==> flow/design.v <==
module vga_vertical(clk,v_enable,y_c);
input clk,v_enable;
output reg [15:0] y_c;
integer c_counter,clk_enable;
initial begin
y_c='d0;
clk_enable='d0;
c_counter='d0;
			end
always @(posedge clk)begin
if(c_counter==1)begin
 c_counter<='d0;
 clk_enable<='d1;
                end
else begin
 c_counter<=c_counter+'d1;
 clk_enable<='d0;
     end 
                      end
always @(posedge clk) begin
if(clk_enable=='d1)          begin
if(v_enable=='b1) begin
  if(y_c<'d524)
     y_c<=y_c+1;    
  else  begin
     y_c<=0 ; 											
	     end
                  end
			          end	     
		                        end				 
endmodule 
======== Tool chain data of vga_vertical ========
The steps from the RTL of vga_vertical to its reports follow in flow order.
Line numbers count from 1 in the design file above.
Operators: Yosys type, input widths -> output width; for muxes data width and select width s.
Library cell names are shortened.
A cell with n/a has no value.
design
  top ..................................... vga_vertical
  clock port .............................. clk
  cell library ............................ sky130hd
  timing corner ........................... tt_025C_1v80

======== Word level ========
Source: Yosys, flattened and elaborated, memories not mapped. Widths are those after wreduce. Registers that Yosys merges into a memory's read port (data or address) are not register bits. Print and check cells do not count. Equal cells are merged and count once.
storage and ports
  flip-flop bits (word level) ............. 49
  output and inout port bits .............. 16
  elaborated cells ........................ 10
cells by class
  add/subtract/negate cells ............... 2
  magnitude comparators ................... 1
  equality and inequality tests ........... 2
  muxes and demuxes ....................... 1
  reductions and logical operators ........ 1
operators by type and width
  kind                   count
  $add 32x1->32 const B  1
  $eq 32x2->1 const B    1
  $add 16x1->16 const B  1
  $lt 16x10->1 const B   1
  $reduce_and 2->1       1
  $eq 1x1->1 const B     1
  $mux 1                 1

======== Longest topological paths ========
Yosys ltp: most cells in a row. Word level: on the elaborated netlist, between registers, memories and ports. Mapped: between sequential cells and ports; inverters and the memories' decode and read muxes count.
logic depth
  depth in word-level cells ............... 2
  ABC_AREA ................................ 0
  mapped depth ............................ 6

======== Mapped cells and area ========
Source: synth_stat.txt of the flow (Yosys; design flattened, memories mapped). It holds for the ABC_AREA given above (unset counts as 0); a run with the other value may have another netlist.
cell types
  cell type  count
  dfxtp_1    33
  edfxtp_1   16
  xnor2_1    27
  nand4_1    18
  xor2_1     10
  nand3_1    15
  nor2_1     19
  nor4_1     9
  and3_1     8
  ha_1       3
  nand2_1    10
  and2_1     4
  o31ai_4    1
  nor3_1     4
  inv_1      5
  nand3_4    1
  nor4_2     1
  or4_4      1
Other cell types: 7; their cells: 8.
mapped netlist
  standard cells after synthesis .......... 193
  cell area after synthesis ............... 2085.8 um^2
  sequential part of the area ............. 1141.1 um^2
  mapped flip-flops ....................... 49
  buffer cells ............................ 2

======== Path before layout ========
Path of least setup slack by OpenSTA after synthesis, without wires, with an ideal clock, recovery checks aside; 20% of the period is set as input and as output delay. Where synthesis merged equal registers, the netlist keeps one of their names.
path post-synthesis
  path kind ............................... flip-flop to flip-flop
  from .................................... register y_c[7]
  to ...................................... register y_c[2]
  clock period ............................ 1.62 ns
  setup time .............................. 0.140 ns
  launch time at the first pin ............ 0.000 ns
  data arrival time ....................... 1.479 ns
  required time ........................... 1.480 ns
  slack ................................... 0.001 ns
  path delay .............................. 1.619 ns
  driving pins on the path ................ 5
  path buffers ............................ 0
  period reached after synthesis .......... 1.619 ns
"path delay" is the arrival time less input delay plus setup time.
"driving pins on the path": output pins that drive a net of the path, with the launching flip-flop's if there is one; two outputs of one cell count as two.
"period reached after synthesis" is the clock period less the worst setup slack; recovery checks do not enter. This is arithmetic on one report: input and output delays are still those of the set period (20% each).
Between the ends stands the longest chain of elaborated cells between them, by number of cells; it is not shown to be the way that was timed. Of several equally long chains one is given.
Each line given opens the expression or statement behind the cell; cells for indexed reads and writes are added by Yosys, which also makes memories of some case tables.
on the way, post-synthesis
  cells stage by stage .................... edfxtp_1 or4_4 o31ai_4 nand3_4 nor2_1
  cells in the longest elaborated chain ... 1
  elaborated cells on any way between the ends .. 1
  RTL lines with such cells ............... 1
  those cells by class .................... 1 x compare
ends and longest elaborated chain, post-synthesis
  element        line  source
  from (decl)    3     output reg [15:0] y_c;
  from (assign)  24    y_c<=y_c+1;
  from (assign)  26    y_c<=0 ;
  $lt 16x10->1   23    if(y_c<'d524)
  to (assign)    24
  to (assign)    26
  to (decl)      3

======== Path in the finished layout ========
From the final timing report of run 2: the path of least setup slack in the routed layout; clock arrival at registers is part of the times.
path post-layout
  path kind ............................... flip-flop to output port
  from .................................... register y_c[4]
  to ...................................... output y_c[4]
  clock period ............................ 2.17 ns
  output delay ............................ 0.43 ns
  launch time at the first pin ............ 0.36 ns
  data arrival time ....................... 1.48 ns
  required time ........................... 1.74 ns
  slack ................................... 0.25 ns
  driving pins on the path ................ 2
  path buffers ............................ 1
on the way, post-layout
  cells stage by stage .................... edfxtp_1 clkdlybuf4s50_1
  cells in the longest elaborated chain ... 0
  elaborated cells on any way between the ends .. 0
  RTL lines with such cells ............... 0
ends and longest elaborated chain, post-layout
  element        line  source
  from (decl)    3     output reg [15:0] y_c;
  from (assign)  24    y_c<=y_c+1;
  from (assign)  26    y_c<=0 ;
  to (decl)      3

Data sheet: physical implementation of vga_vertical

Module vga_vertical, platform sky130hd: 2 stored runs of the flow (Yosys, OpenROAD) with differing settings, in no particular order. Input and output delays are each 20% of the period that was set; the output load is 0.01 pF.
"achieved period" = clock period - worst setup slack. The figure is calculated, with input and output delays left at 20% of the set period.
"allowed time less slack (worst setup path)" means the part of the period allowed to the worst setup path (the constraints hold back 20% at inputs and 20% at outputs) less its slack; where the path has registers, the arrival times of their clocks count too.
"power" rests on the timing tool's default activity at the inputs, not on a simulated workload.

======== run 1 ========
==> flow/run.sh <==
#!/bin/bash
# the make line also repeats the synthesis and layout settings of config.mk as NAME=value (left out here)
make -C /OpenROAD-flow-scripts/flow DESIGN_CONFIG=/design/flow/config.mk WORK_HOME=/design/flow/orfs CLKGATE_MAP_FILE= finish
==> flow/config.mk <==
export PLATFORM = sky130hd
export DESIGN_NAME = vga_vertical
export DESIGN_NICKNAME = vga_vertical
export VERILOG_FILES = /design/flow/design.v
export SDC_FILE = /design/flow/constraint.sdc
export NUM_CORES = 4
export LEC_CHECK = 0
export CAP_MARGIN = 0
export CELL_PAD_IN_SITES_DETAIL_PLACEMENT = 2
export CELL_PAD_IN_SITES_GLOBAL_PLACEMENT = 1
export CORE_MARGIN = 2
export CORE_UTILIZATION = 39
export CTS_CLUSTER_DIAMETER = 194
export CTS_CLUSTER_SIZE = 73
export MAX_ROUTING_LAYER = met4
export MIN_ROUTING_LAYER = met1
export PLACE_DENSITY_LB_ADDON = 0.18
export SETUP_SLACK_MARGIN = 0.28
export SLEW_MARGIN = 0
export TNS_END_PERCENT = 65
==> flow/constraint.sdc <==
create_clock -name core_clock -period 1.01 [get_ports {clk}]
set_input_delay 0.2020 -clock core_clock [delete_from_list [all_inputs] [get_ports {clk}]]
set_output_delay 0.2020 -clock core_clock [all_outputs]
set_load 0.01 [all_outputs]

-------- run 1 --------
  no results, clock tree synthesis failed with DPL-0033

======== run 2 ========
==> flow/run.sh <==
#!/bin/bash
# the make line also repeats the synthesis and layout settings of config.mk as NAME=value (left out here)
make -C /OpenROAD-flow-scripts/flow DESIGN_CONFIG=/design/flow/config.mk WORK_HOME=/design/flow/orfs CLKGATE_MAP_FILE= finish
==> flow/config.mk <==
export PLATFORM = sky130hd
export DESIGN_NAME = vga_vertical
export DESIGN_NICKNAME = vga_vertical
export VERILOG_FILES = /design/flow/design.v
export SDC_FILE = /design/flow/constraint.sdc
export NUM_CORES = 4
export LEC_CHECK = 0
export CAP_MARGIN = 5
export CELL_PAD_IN_SITES_GLOBAL_PLACEMENT = 0
export CORE_MARGIN = 2
export CORE_UTILIZATION = 59
export CTS_CLUSTER_SIZE = 15
export HOLD_SLACK_MARGIN = 0.29
export MAX_ROUTING_LAYER = met5
export PLACE_DENSITY = 0.62
export SETUP_SLACK_MARGIN = -0.03
export SLEW_MARGIN = 20
export TNS_END_PERCENT = 80
==> flow/constraint.sdc <==
create_clock -name core_clock -period 2.17 [get_ports {clk}]
set_input_delay 0.4340 -clock core_clock [delete_from_list [all_inputs] [get_ports {clk}]]
set_output_delay 0.4340 -clock core_clock [all_outputs]
set_load 0.01 [all_outputs]

-------- measured, run 2 --------
  area of the synthesized netlist ......... 2085.8 um^2
  post-layout utilization ................. 71.4%
  setup total negative slack .............. 0.000 ns
  post-route worst hold slack ............. 0.478 ns
  power ................................... 1.349 mW
  die footprint ........................... 4026.5 um^2
  allowed time less slack (worst setup path) .. 1.48 ns
  class of the worst setup path ........... flip-flop to output port
  worst setup slack after layout .......... 0.251 ns
  achieved period ......................... 1.919 ns
