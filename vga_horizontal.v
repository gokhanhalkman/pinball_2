==> flow/design.v <==
module vga_horizontal(clk,v_enable,x_c);
input clk;
output reg v_enable;
output reg [15:0] x_c;
integer  c_counter,clk_counter,clk_enable;  
initial 
begin
v_enable='d0;
x_c='d0;
clk_enable='d0;
c_counter='d0;
end
always @(posedge clk)
begin
	if(c_counter==1)
	begin
		c_counter<='d0;
		clk_enable<='d1;
	end
	else 
	begin
		c_counter<=c_counter+'d1;
		clk_enable<='d0;
	end 
end
always @(posedge clk) begin
if(clk_enable=='d1)              
begin
  if(x_c<'d799)
  begin 
     x_c<=x_c+1;    
     v_enable<=0;	  
  end 
  else  
  begin
     x_c<=0 ;
	  v_enable<=1;   
	end
end		 
end
endmodule 
* Step by step through the tools: vga_horizontal
What the tools print for vga_horizontal, step after step. Lines are those of the file above, counted from 1. Cell names lack the library's common part. Not given: -
Design: design top vga_horizontal, clock port clk, cell library sky130hd, corner tt_025C_1v80

* Word level
Source: Yosys, flattened and elaborated, memories not mapped. Widths are those after wreduce; folded enables and synchronous resets count as part of the registers. Registers that Yosys merges into a memory's read port (data or address) are not register bits. Print and check cells do not count. Equal cells are merged and count once.
Operators by class: add/sub/neg operators 2, magnitude comparators 1, eq/ne operators 2, mux-type cells 2
Operators with widths (count):
- 32-bit by 1-bit adder with 32-bit output with constant B | 1
- 32-bit by 2-bit equality test with 1-bit output with constant B | 1
- 16-bit by 1-bit adder with 16-bit output with constant B | 1
- 16-bit by 10-bit < comparator with 1-bit output with constant B | 1
- 1-bit two-way mux | 2
- 1-bit equality test with constant B | 1
Word-level totals: flip-flop bits (word level) 50, output and inout port bits 17, word-level cells 11

* Depth
Yosys ltp: most cells in a row. Word level: on the elaborated netlist, between registers, memories and ports. Mapped: between sequential cells and ports; inverters and the memories' decode and read muxes count.
Logic depth: word-level depth 2, ABC_AREA 0, mapped depth 6, gate-level depth less buffers 6

* Synthesis result
Source: synth_stat.txt of the flow (Yosys; design flattened, memories mapped). It holds for the ABC_AREA given above (unset counts as 0); a run with the other value may have another netlist. The area totals of this step are shown rounded.
Cells by type:
- dfxtp_1 | count 33, total area 660.634 um^2
- edfxtp_1 | count 17, total area 510.49 um^2
- xnor2_1 | count 27, total area 236.477 um^2
- xor2_1 | count 10, total area 87.584 um^2
- nand3_1 | count 16, total area 80.077 um^2
- nand4_1 | count 12, total area 75.072 um^2
- nor2_1 | count 18, total area 67.565 um^2
- nand2_1 | count 14, total area 52.55 um^2
- and3_1 | count 7, total area 43.792 um^2
- nor4_1 | count 7, total area 43.792 um^2
- nor4_4 | count 2, total area 42.541 um^2
- ha_1 | count 3, total area 37.536 um^2
- nor3_1 | count 6, total area 30.029 um^2
- nand4_4 | count 1, total area 21.27 um^2
- and4_2 | count 2, total area 20.019 um^2
- and4_1 | count 2, total area 17.517 um^2
- nor3b_2 | count 1, total area 12.512 um^2
- nor4_2 | count 1, total area 12.512 um^2
Other cell types: 10; their cells: 11.
Mapped netlist: standard cells after synthesis 190, cell area after synthesis 2120 um^2, area of sequential cells 1170 um^2, flip-flop cells 50, buffers 2

* Timing after synthesis
Path of least setup slack by OpenSTA after synthesis, without wires, with an ideal clock, recovery checks aside; 20% of the period is set as input and as output delay. Where synthesis merged equal registers, the netlist keeps one of their names.
Path post-synthesis: path type reg-to-reg, start reg x_c[0], end reg x_c[3], period 1.83 ns, library setup time 0.266 ns, data arrival time 1.456 ns, data required time 1.564 ns, path slack 0.108 ns, path delay 1.722 ns, driving pins on the path 7, synthesis period reached 1.722 ns
"path delay" = arrival - input delay + setup time. "driving pins on the path": output pins that drive a net of the path, with the launching flip-flop's if there is one; two outputs of one cell count as two. "synthesis period reached" = period - worst setup slack (recovery checks aside). The figure is calculated, with input and output delays left at 20% of the set period. Between the ends stands the longest chain of elaborated cells between them, by number of cells; it is not shown to be the way that was timed. Of several equally long chains one is given. Each line given opens the expression or statement behind the cell; cells for indexed reads and writes are added by Yosys, which also makes memories of some case tables.
Between the ends, post-synthesis: cells stage by stage edfxtp_1 > ha_1 > and4_1 > nor4_1 > o21ai_0 > clkbuf_1 > nor2_1, length of the longest elaborated chain 1, elaborated cells between the ends (all ways) 2, RTL lines with such cells 2, those cells by class add/sub: 1; compare: 1
RTL lines, path post-synthesis:
- from (decl) | RTL line 4 | output reg [15:0] x_c;
- from (assign) | RTL line 31 | x_c<=x_c+1;
- from (assign) | RTL line 36 | x_c<=0 ;
- 16-bit by 1-bit adder with 16-bit output | RTL line 31
- to (assign) | RTL line 31
- to (assign) | RTL line 36
- to (decl) | RTL line 4

module vga_horizontal, platform sky130hd, 2 stored runs of the flow under differing settings, order arbitrary. Input and output delays are each 20% of the period that was set; the output load is 0.01 pF.

* Entry A | settings: period_ns 1.39; CORE_UTILIZATION 70; PLACE_DENSITY 0.69; CORE_MARGIN 8; CELL_PAD_IN_SITES_GLOBAL_PLACEMENT 1; ABC_AREA 0; CTS_CLUSTER_SIZE 87; CTS_CLUSTER_DIAMETER 75; CAP_MARGIN 20; SLEW_MARGIN 0; MIN_ROUTING_LAYER met2 | no final report: placement broke off with GPL-0301
* Entry B | settings: period_ns 1.79; CORE_UTILIZATION 63; HOLD_SLACK_MARGIN 0.03; CORE_ASPECT_RATIO 0.61; CELL_PAD_IN_SITES_GLOBAL_PLACEMENT 1; CELL_PAD_IN_SITES_DETAIL_PLACEMENT 1; CTS_CLUSTER_DIAMETER 155; MIN_ROUTING_LAYER met1; MAX_ROUTING_LAYER met4; CAP_MARGIN 20; CORE_MARGIN 2; SLEW_MARGIN 20 | no final report: clock tree synthesis broke off with DPL-0033
