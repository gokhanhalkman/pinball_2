==> flow/design.v <==
module ball #(
    RAD = 30,     
    IX=430,          
    IY=230,          
    IX_DIR=1,        
    IY_DIR=1,        
    left_wall_x = 200,
    right_wall_x = 440,
    upper_wall_y = 50,
    left_inclined_wall_constant = 278,
    right_inclined_wall_constant = 198,
    lfsx = 280,
    lfsy = 280,
    lfmx = 290,
    rfsx = 360,
    rfsy = 280,
    rfmx = 350,
    red_circle_rad = 40,
    green_circle_rad = 40,
    purple_hexagon_rad = 50,
    purple_hexagon_cut = 30
    )
    (
        input wire clk,                
        input wire rst,                
        input wire [11:0] lfmy,
        input wire [11:0] rfmy,
        input wire [11:0] red_circle_a_center_x,
        input wire [11:0] red_circle_a_center_y,
        input wire [11:0] red_circle_b_center_x,
        input wire [11:0] red_circle_b_center_y,
        input wire [11:0] green_circle_a_center_x,
        input wire [11:0] green_circle_a_center_y,
        input wire [11:0] green_circle_b_center_x,
        input wire [11:0] green_circle_b_center_y,
        input wire [11:0] purple_hexagon_a_center_x,
        input wire [11:0] purple_hexagon_a_center_y,
        input wire [11:0] purple_hexagon_b_center_x,
        input wire [11:0] purple_hexagon_b_center_y,
        output wire [11:0] rad,        
        output wire [11:0] center_x,   
        output wire [11:0] center_y   
    );
    reg [11:0] lwx = left_wall_x + RAD;
    reg [11:0] rwx = right_wall_x - RAD;
    reg [11:0] uwy = upper_wall_y + RAD;
    reg [11:0] liwc = left_inclined_wall_constant - 4*RAD;  
    reg [11:0] riwc = right_inclined_wall_constant - 4*RAD;  
    reg [11:0] x = IX;    
    reg [11:0] y = IY;    
    reg [1:0] x_dir = IX_DIR;   
    reg [1:0] y_dir = IY_DIR;   
    reg now_move_xdir = 0;
    integer clk_counter_xdir = 0;
    integer clk_counter_period_xdir = 5000000000;
    reg now_move_ydir = 0;
    integer clk_counter_ydir = 0;
    integer clk_counter_period_ydir = 5000000000;
    assign rad = RAD;
    assign center_x = x;
    assign center_y = y;
    always @ (posedge clk)
    begin
        if(clk_counter_xdir == clk_counter_period_xdir - 1)
        begin
            now_move_xdir <= 1;
            clk_counter_xdir <= 0;
        end
        else
        begin
            now_move_xdir <= 0;
            clk_counter_xdir <= clk_counter_xdir + 1;
        end
        if(clk_counter_ydir == clk_counter_period_ydir - 1)
        begin
            now_move_ydir <= 1;
            clk_counter_ydir <= 0;
        end
        else
        begin
            now_move_ydir <= 0;
            clk_counter_ydir <= clk_counter_ydir + 1;
        end
    end
    always @ (posedge clk)
    begin
    end
    always @ (posedge clk)
    begin
        if (rst)   
        begin
            x <= IX;
            y <= IY;
            x_dir <= IX_DIR;
            y_dir <= IY_DIR;
        end
        if(now_move_xdir)
        begin
            if(x_dir == 1)
                x <= x - 1;
            if(x_dir == 2)
                x <= x + 1;
        end
        if(now_move_ydir)
        begin
            if(y_dir == 1)
                y <= y - 1;
            if(y_dir == 2)
                y <= y + 1;
        end
        if(now_move_xdir | now_move_ydir)
        begin
            if(y >= uwy)
                y_dir <= 2;
            if(x <= lwx)
                x_dir <= 2;
            if(x >= rwx)
                x_dir <= 1;
        end
    end
endmodule
# == Tool chain data of ball ==
# Tool output for the design above, in the order of the flow.
# Lines are those of the file above, counted from 1.
# Cell names lack the library's common part.
# A cell with - has no value.
# inputs
design,ball
clk_port,clk
cell_library,sky130hd
pvt_corner,tt_025C_1v80

# == Word-level counts ==
# Yosys after proc, flatten, opt, wreduce and memory -nomap, before mapping. Enables and synchronous resets that opt folds into registers are not counted as muxes. Memory bits, and registers merged into a memory's read port (data or address), are not among the register bits. Print and check cells are not counted. Equal cells are merged and count once.
# word_totals
ff_bits,94
latchBits,0
ram_bits,0
romBits,0
clocked_rd_ports_x_width,0
mem_count,0
inputBits,170
output_inout_bits,36
wordCells,41
# classes
add_sub_neg,6
n_mul,0
div,0
n_cmp,3
equal,6
shifts,0
n_mux,17
n_logic,1
n_reduce_logical,0
# ops
op,count
12-bit two-way mux,8
32-bit by 2-bit adder with 32-bit output (second input constant),2
32-bit by 31-bit == test with 1-bit output (second input constant),2
12-bit by 1-bit adder with 12-bit output (second input constant),2
12-bit by 1-bit subtractor with 12-bit output (second input constant),2
2-bit two-way mux,7
12-bit by 7-bit >= comparator with 1-bit output (second input constant),1
12-bit by 8-bit less-or-equal comparator with 1-bit output (second input constant),1
12-bit by 9-bit >= comparator with 1-bit output (second input constant),1
2-bit by 1-bit == test with 1-bit output (second input constant),2
2-bit == test (second input constant),2
1-bit two-way mux,2
1-bit OR,1

# == Longest topological paths ==
# Longest topological path by Yosys (ltp), each cell counted once; first at word level (registers and memories cut), then after technology mapping (sequential cells cut; the memories' decode and read muxes count).
# logic_depth
word_depth,4
abc_area,0
ltp_mapped,7
mapped_depth_nobuf,6

# == Synthesis result ==
# Yosys stat after the flow's synthesis: flattened, memories mapped to cells. It holds for the ABC_AREA given above (unset counts as 0); a run with the other value may have another netlist.
# synth_totals
cell_count,625
yosys_area_um2,5172.5
sequential_area_um2,1881.8
flip_flops,94
n_buf,44
# types
type,count,area_total_um2
dfxtp_1,94,1.88E+03
xor2_1,32,280.269
nand2_1,47,176.419
nand4_1,28,175.168
xnor2_1,18,157.651
nand3_1,30,150.144
nor2_1,36,135.13
nor3_1,26,130.125
o21ai_0,26,130.125
and4_1,13,113.859
nor4_1,18,112.608
a21oi_1,20,100.096
ha_1,8,100.096
buf_4,12,90.086
clkbuf_1,23,86.333
inv_1,23,86.333
or4_1,11,82.579
and3_1,12,75.072
# Not listed: further types 49, cells in them 148.

# == Worst setup path after synthesis ==
# Source: OpenSTA report_checks on the synthesized netlist (no wires, ideal clock, input and output delay 20% of the period each), path of least setup slack; recovery checks are left aside. Register names are those of the netlist, which keeps one name where synthesis merged equal registers.
# synth_timing
kind,reg2reg
from,register clk_counter_ydir[0]
to,register clk_counter_ydir[12]
period_ns,2.43
setup_ns,0.117
launch_ns,0.000
arrival_ns,1.726
required_time_ns,2.313
setup_slack_ns,0.587
path_delay_ns,1.843
stages,8
n_path_buf,2
synth_period_reached_ns,1.843
# "path_delay_ns" is the arrival time less input delay plus setup time.
# "stages": output pins that drive a net of the path, with the launching flip-flop's if there is one; two outputs of one cell count as two.
# "synth_period_reached_ns" is the clock period less the worst setup slack; recovery checks do not enter. This is arithmetic on one report: input and output delays are still those of the set period (20% each).
# Between the ends stands the longest chain of elaborated cells between them, by number of cells; it is not shown to be the way that was timed. Of several equally long chains one is given.
# A line is the first line of the expression or statement that the cell stems from. Yosys adds cells for indexed reads and writes and turns some case tables into memories.
# synth_via
path_cell_list,dfxtp_1 ha_1 and3_1 clkbuf_1 nand3_1 nor4_2 buf_2 nor2_1
elab_chain_cells,1
cells_between,2
lines_between,2
classes_between,add/sub: 1; eq/ne: 1
# synth_rtl
element,line,rtl
start: declaration,57,integer clk_counter_ydir = 0;
start: assignment,77,clk_counter_ydir <= 0;
start: assignment,82,clk_counter_ydir <= clk_counter_ydir + 1;
32-bit by 2-bit adder with 32-bit output,82,
end: assignment,77,
end: assignment,82,
end: declaration,57,

# == Path in the finished layout ==
# From the final timing report of stored run 1: the path of least setup slack in the routed layout; clock arrival at registers is part of the times.
# layout_timing
kind,reg2out
from,register x[3]
to,output center_x[3]
period_ns,1.99
output_delay_ns,0.40
launch_ns,0.34
arrival_ns,1.52
required_time_ns,1.59
setup_slack_ns,0.07
stages,2
n_path_buf,1
# At most two assigning lines are given for a register; there are more.
# layout_via
path_cell_list,dfxtp_1 clkdlybuf4s50_1
elab_chain_cells,0
cells_between,0
lines_between,0
# layout_rtl
element,line,rtl
start: declaration,49,reg [11:0] x = IX;
start: assignment,100,x <= x - 1;
start: assignment,102,x <= x + 1;
end: declaration,41,"output wire [11:0] center_x,"

# Flow measurements of ball on sky130hd: 2 stored runs with different settings, listed in no order. Input and output delays are each 20% of the period that was set; the output load is 0.01 pF.
# By "achieved_clock_period_ns" is meant the clock period of the run minus its worst setup slack. This is arithmetic on one report: input and output delays are still those of the set period (20% each).
# "critical_path_time_ns": the worst setup path's part of the clock period (all of it between registers, 20% less for each end at a port) less its slack. A launch clock that arrives late makes it longer, a capture clock that arrives late makes it shorter.
# "fin_power_mw": no workload was simulated; the value follows from the tool's default switching activity.
# A setting shown as . is not set for that run.
setting or result,stored run 1,stored run 2
period_ns,1.99,1.77
CAP_MARGIN,20,20
CORE_MARGIN,2,2
CORE_UTILIZATION,40,35
SLEW_MARGIN,20,20
PLACE_DENSITY_LB_ADDON,.,0.1
CELL_PAD_IN_SITES_GLOBAL_PLACEMENT,.,2
TNS_END_PERCENT,.,95
ABC_AREA,.,0
CTS_CLUSTER_SIZE,.,21
MAX_ROUTING_LAYER,.,met5
fin_hold_ws_ns,0.457,0.462
achieved_clock_period_ns,1.922,1.794
synthArea_um2,5172.5,5172.5
worst_setup_slack_ns,0.068,-0.024
fin_power_mw,4.057,4.401
stdcell_area_um2,6251.0,6839.1
critical_path_time_ns,1.52,1.79
critical_path_type,reg2out,reg2reg
final_die_area_um2,13856.8,15766.6
final_util_pct,49.5,47.2
fin_tns_ns,0.000,-0.066
